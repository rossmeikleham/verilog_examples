==> flow/design.v <==
module multiplier (
clk,  
reset,  
x,  
y,  
prod,  
ready  
);
parameter bits = 8;
input clk;
input reset;
input [bits - 1:0] x;
input [bits - 1:0] y;
output reg [(bits * 2) - 1:0] prod;
output reg ready;
reg [7:0] rx;
reg [15:0] ry;
always @(posedge clk) begin
    if (reset) begin
        rx <= x;
        ry <= 16'b0 + y;
        prod <= 16'b0;
    end else begin
        rx <= rx >> 1;
        ry <= ry << 1;
        if (rx & 8'b1) begin
            prod <= prod + ry;
        end else begin 
            prod <= prod;
        end
    end
    ready <= !rx || !ry;
end
endmodule
## Tool chain data of multiplier

What the tools print for multiplier, step after step.
Line numbers count from 1 in the design file above.
Not given: --

- Design top: multiplier
- Clock: clk
- Cell library: sky130hd
- Library corner: tt_025C_1v80

## Word level

Counts by Yosys on the flattened word-level netlist (proc, flatten, opt, wreduce; memories kept). Register bits leave out memories and registers merged into their read ports (data or address). Print and check cells are left out. Cells with the same type and inputs are merged into one.

- Register bits: 41
- Output and inout bits: 17

- Muxes and demuxes: 2
- Reductions and logical operators: 3
- Add/subtract/negate cells: 1

Operator list:

| kind | count |
|---|---|
| adder 16 bit | 1 |
| zero test 16 bit | 1 |
| zero test 8 bit | 1 |
| two-way mux 8 bit | 1 |
| two-way mux 7 bit | 1 |
| logical OR 1 bit | 1 |

## Longest topological paths

Yosys ltp: most cells in a row. Word level: on the elaborated netlist, between registers, memories and ports. Mapped: between sequential cells and ports; inverters and the memories' decode and read muxes count.

- Depth in word-level cells: 2
- ABC_AREA: 0
- Mapped depth: 8
- Mapped depth without buffers: 8

## After synthesis

Source: synth_stat.txt of the flow (Yosys; design flattened, memories mapped). It holds for the ABC_AREA given above (unset counts as 0); a run with the other value may have another netlist.
The area totals of this step are shown rounded.

Cells by type:

| type | count | total area (µm²) |
|---|---|---|
| sky130_fd_sc_hd__dfxtp_1 | 41 | 820.787 |
| sky130_fd_sc_hd__ha_1 | 15 | 187.68 |
| sky130_fd_sc_hd__mux2_2 | 14 | 157.651 |
| sky130_fd_sc_hd__a21oi_1 | 13 | 65.062 |
| sky130_fd_sc_hd__nor2b_1 | 10 | 62.56 |
| sky130_fd_sc_hd__a211oi_1 | 8 | 60.058 |
| sky130_fd_sc_hd__nor2_1 | 16 | 60.058 |
| sky130_fd_sc_hd__nand2_1 | 15 | 56.304 |
| sky130_fd_sc_hd__nor4_1 | 9 | 56.304 |
| sky130_fd_sc_hd__mux2i_1 | 5 | 50.048 |
| sky130_fd_sc_hd__o21ai_0 | 7 | 35.034 |
| sky130_fd_sc_hd__nand3_1 | 6 | 30.029 |
| sky130_fd_sc_hd__o211ai_1 | 4 | 30.029 |
| sky130_fd_sc_hd__o21a_1 | 4 | 30.029 |
| sky130_fd_sc_hd__xnor2_1 | 3 | 26.275 |
| sky130_fd_sc_hd__nor3_1 | 5 | 25.024 |
| sky130_fd_sc_hd__clkbuf_1 | 6 | 22.522 |
| sky130_fd_sc_hd__o2111a_1 | 2 | 22.522 |

Not listed: further types 23, cells in them 37.

- Cells in the netlist: 220
- Area of sequential cells: 820.8 µm²
- Mapped flip-flops: 41
- Mapped area: 2071 µm²

## Worst setup path after synthesis

Source: OpenSTA report_checks on the synthesized netlist (no wires, ideal clock, input and output delay 20% of the period each), path of least setup slack; recovery checks are left aside. Register names are those of the netlist, which keeps one name where synthesis merged equal registers.

- Path type: register to register
- Start point: register prod[0]
- End point: register prod[12]
- Setup time: 0.092 ns
- Stages on the path: 9
- Clock period: 3.92 ns
- Data arrival time: 2.157 ns
- Required time: 3.828 ns
- Delay of the path: 2.249 ns
- Path slack: 1.671 ns
- Launch time at the first pin: 0.000 ns
- Synthesis period reached: 2.249 ns

"delay of the path" = arrival - input delay + setup time.
"stages on the path": output pins that drive a net of the path, with the launching flip-flop's if there is one; two outputs of one cell count as two.
"synthesis period reached" = period - worst setup slack (recovery checks aside). The figure is calculated, with input and output delays left at 20% of the set period.
Between the ends stands the longest chain of elaborated cells between them, by number of cells; it is not shown to be the way that was timed. Of several equally long chains one is given.
Each line given opens the expression or statement behind the cell; cells for indexed reads and writes are added by Yosys, which also makes memories of some case tables.
At most two assigning lines are given for a register; there are more.

- Cell sequence: sky130_fd_sc_hd__dfxtp_1 -> sky130_fd_sc_hd__ha_1 -> sky130_fd_sc_hd__fa_1 -> sky130_fd_sc_hd__a211oi_1 -> sky130_fd_sc_hd__nor2_1 -> sky130_fd_sc_hd__o211ai_1 -> sky130_fd_sc_hd__a211oi_1 -> sky130_fd_sc_hd__o211a_1 -> sky130_fd_sc_hd__nor4_1
- Length of the longest elaborated chain: 1
- Elaborated cells between the ends (all ways): 1
- RTL lines with such cells: 1

RTL lines, path post-synthesis:

| element | line | text |
|---|---|---|
| start: declaration | 14 | `output reg [(bits * 2) - 1:0] prod;` |
| start: assignment | 27 | `prod <= prod + ry;` |
| start: assignment | 29 | `prod <= prod;` |
| adder 16 bit | 27 |  |
| end: assignment | 27 |  |
| end: assignment | 29 |  |
| end: declaration | 14 |  |

## Path in the finished layout

Path of least setup slack in the final report of run A (OpenROAD, finished layout, wires in). Where an end is a register, its clock arrival counts in the times.

- Path type: register to register
- Start point: register prod[0]
- End point: register prod[12]
- Launch time at the first pin: 0.37 ns
- Required time: 4.35 ns
- Path slack: 1.47 ns
- Data arrival time: 2.89 ns
- Setup time: 0.08 ns
- Clock period: 4.07 ns
- Stages on the path: 9

Between the ends stands the longest chain of elaborated cells between them, by number of cells; it is not shown to be the way that was timed. Of several equally long chains one is given.
At most two assigning lines are given for a register; there are more.

- Cell sequence: sky130_fd_sc_hd__dfxtp_1 -> sky130_fd_sc_hd__ha_1 -> sky130_fd_sc_hd__fa_1 -> sky130_fd_sc_hd__a211oi_1 -> sky130_fd_sc_hd__nor2_1 -> sky130_fd_sc_hd__o211ai_1 -> sky130_fd_sc_hd__a211oi_1 -> sky130_fd_sc_hd__o211a_1 -> sky130_fd_sc_hd__nor4_1
- Length of the longest elaborated chain: 1
- Elaborated cells between the ends (all ways): 1
- RTL lines with such cells: 1

RTL lines, path post-layout:

| element | line | text |
|---|---|---|
| start: declaration | 14 | `output reg [(bits * 2) - 1:0] prod;` |
| start: assignment | 27 | `prod <= prod + ry;` |
| start: assignment | 29 | `prod <= prod;` |
| adder 16 bit | 27 |  |
| end: assignment | 27 |  |
| end: assignment | 29 |  |
| end: declaration | 14 |  |

--- measured runs ---
Measured results for multiplier: 2 stored runs of the Yosys and OpenROAD flow on sky130hd. The settings differ; the order carries no meaning. The constraints put input and output delay at 20% of the set period each and load the outputs with 0.01 pF.
By "reached clock period" is meant the clock period of the run minus its worst setup slack. This is arithmetic on one report: input and output delays are still those of the set period (20% each).
"time of the worst setup path": the worst setup path's part of the clock period (all of it between registers, 20% less for each end at a port) less its slack. A launch clock that arrives late makes it longer, a capture clock that arrives late makes it shorter.
"total power of the final layout" rests on the timing tool's default activity at the inputs, not on a simulated workload.
The results are shown rounded.

### Run A

Settings: `period_ns=4.07`, `CORE_UTILIZATION=71`, `PLACE_DENSITY_LB_ADDON=0.03`, `CORE_ASPECT_RATIO=1.26`, `CORE_MARGIN=5`, `CELL_PAD_IN_SITES_GLOBAL_PLACEMENT=0`, `TNS_END_PERCENT=15`, `GPL_TIMING_DRIVEN=0`, `CTS_CLUSTER_SIZE=69`, `CAP_MARGIN=40`, `SLEW_MARGIN=20`

- Die area: 4104 µm²
- Cell area after synthesis: 2071 µm²
- Worst slack on setup checks: 1.468 ns
- Summed negative setup slack: 0.000 ns
- Worst hold slack in the final report: 0.496 ns
- Standard-cell area of the final layout: 2520 µm²
- Utilization after layout: 88.0%
- Total power of the final layout: 1.009 mW
- Time of the worst setup path: 2.60 ns
- Critical path kind: register to register
- Reached clock period: 2.602 ns

### Run B

Settings: `period_ns=1.66`, `CORE_UTILIZATION=33`, `SETUP_SLACK_MARGIN=0.48`, `PLACE_DENSITY_LB_ADDON=0.13`, `CELL_PAD_IN_SITES_DETAIL_PLACEMENT=2`, `GPL_TIMING_DRIVEN=0`, `GPL_ROUTABILITY_DRIVEN=1`, `CTS_CLUSTER_DIAMETER=76`, `CAP_MARGIN=20`, `CORE_MARGIN=2`, `SLEW_MARGIN=20`

- Die area: 6925 µm²
- Cell area after synthesis: 2071 µm²
- Worst slack on setup checks: -0.754 ns
- Summed negative setup slack: -6.317 ns
- Worst hold slack in the final report: 0.513 ns
- Standard-cell area of the final layout: 3532 µm²
- Utilization after layout: 59.0%
- Total power of the final layout: 3.626 mW
- Time of the worst setup path: 2.41 ns
- Critical path kind: register to register
- Reached clock period: 2.414 ns
--- end ---
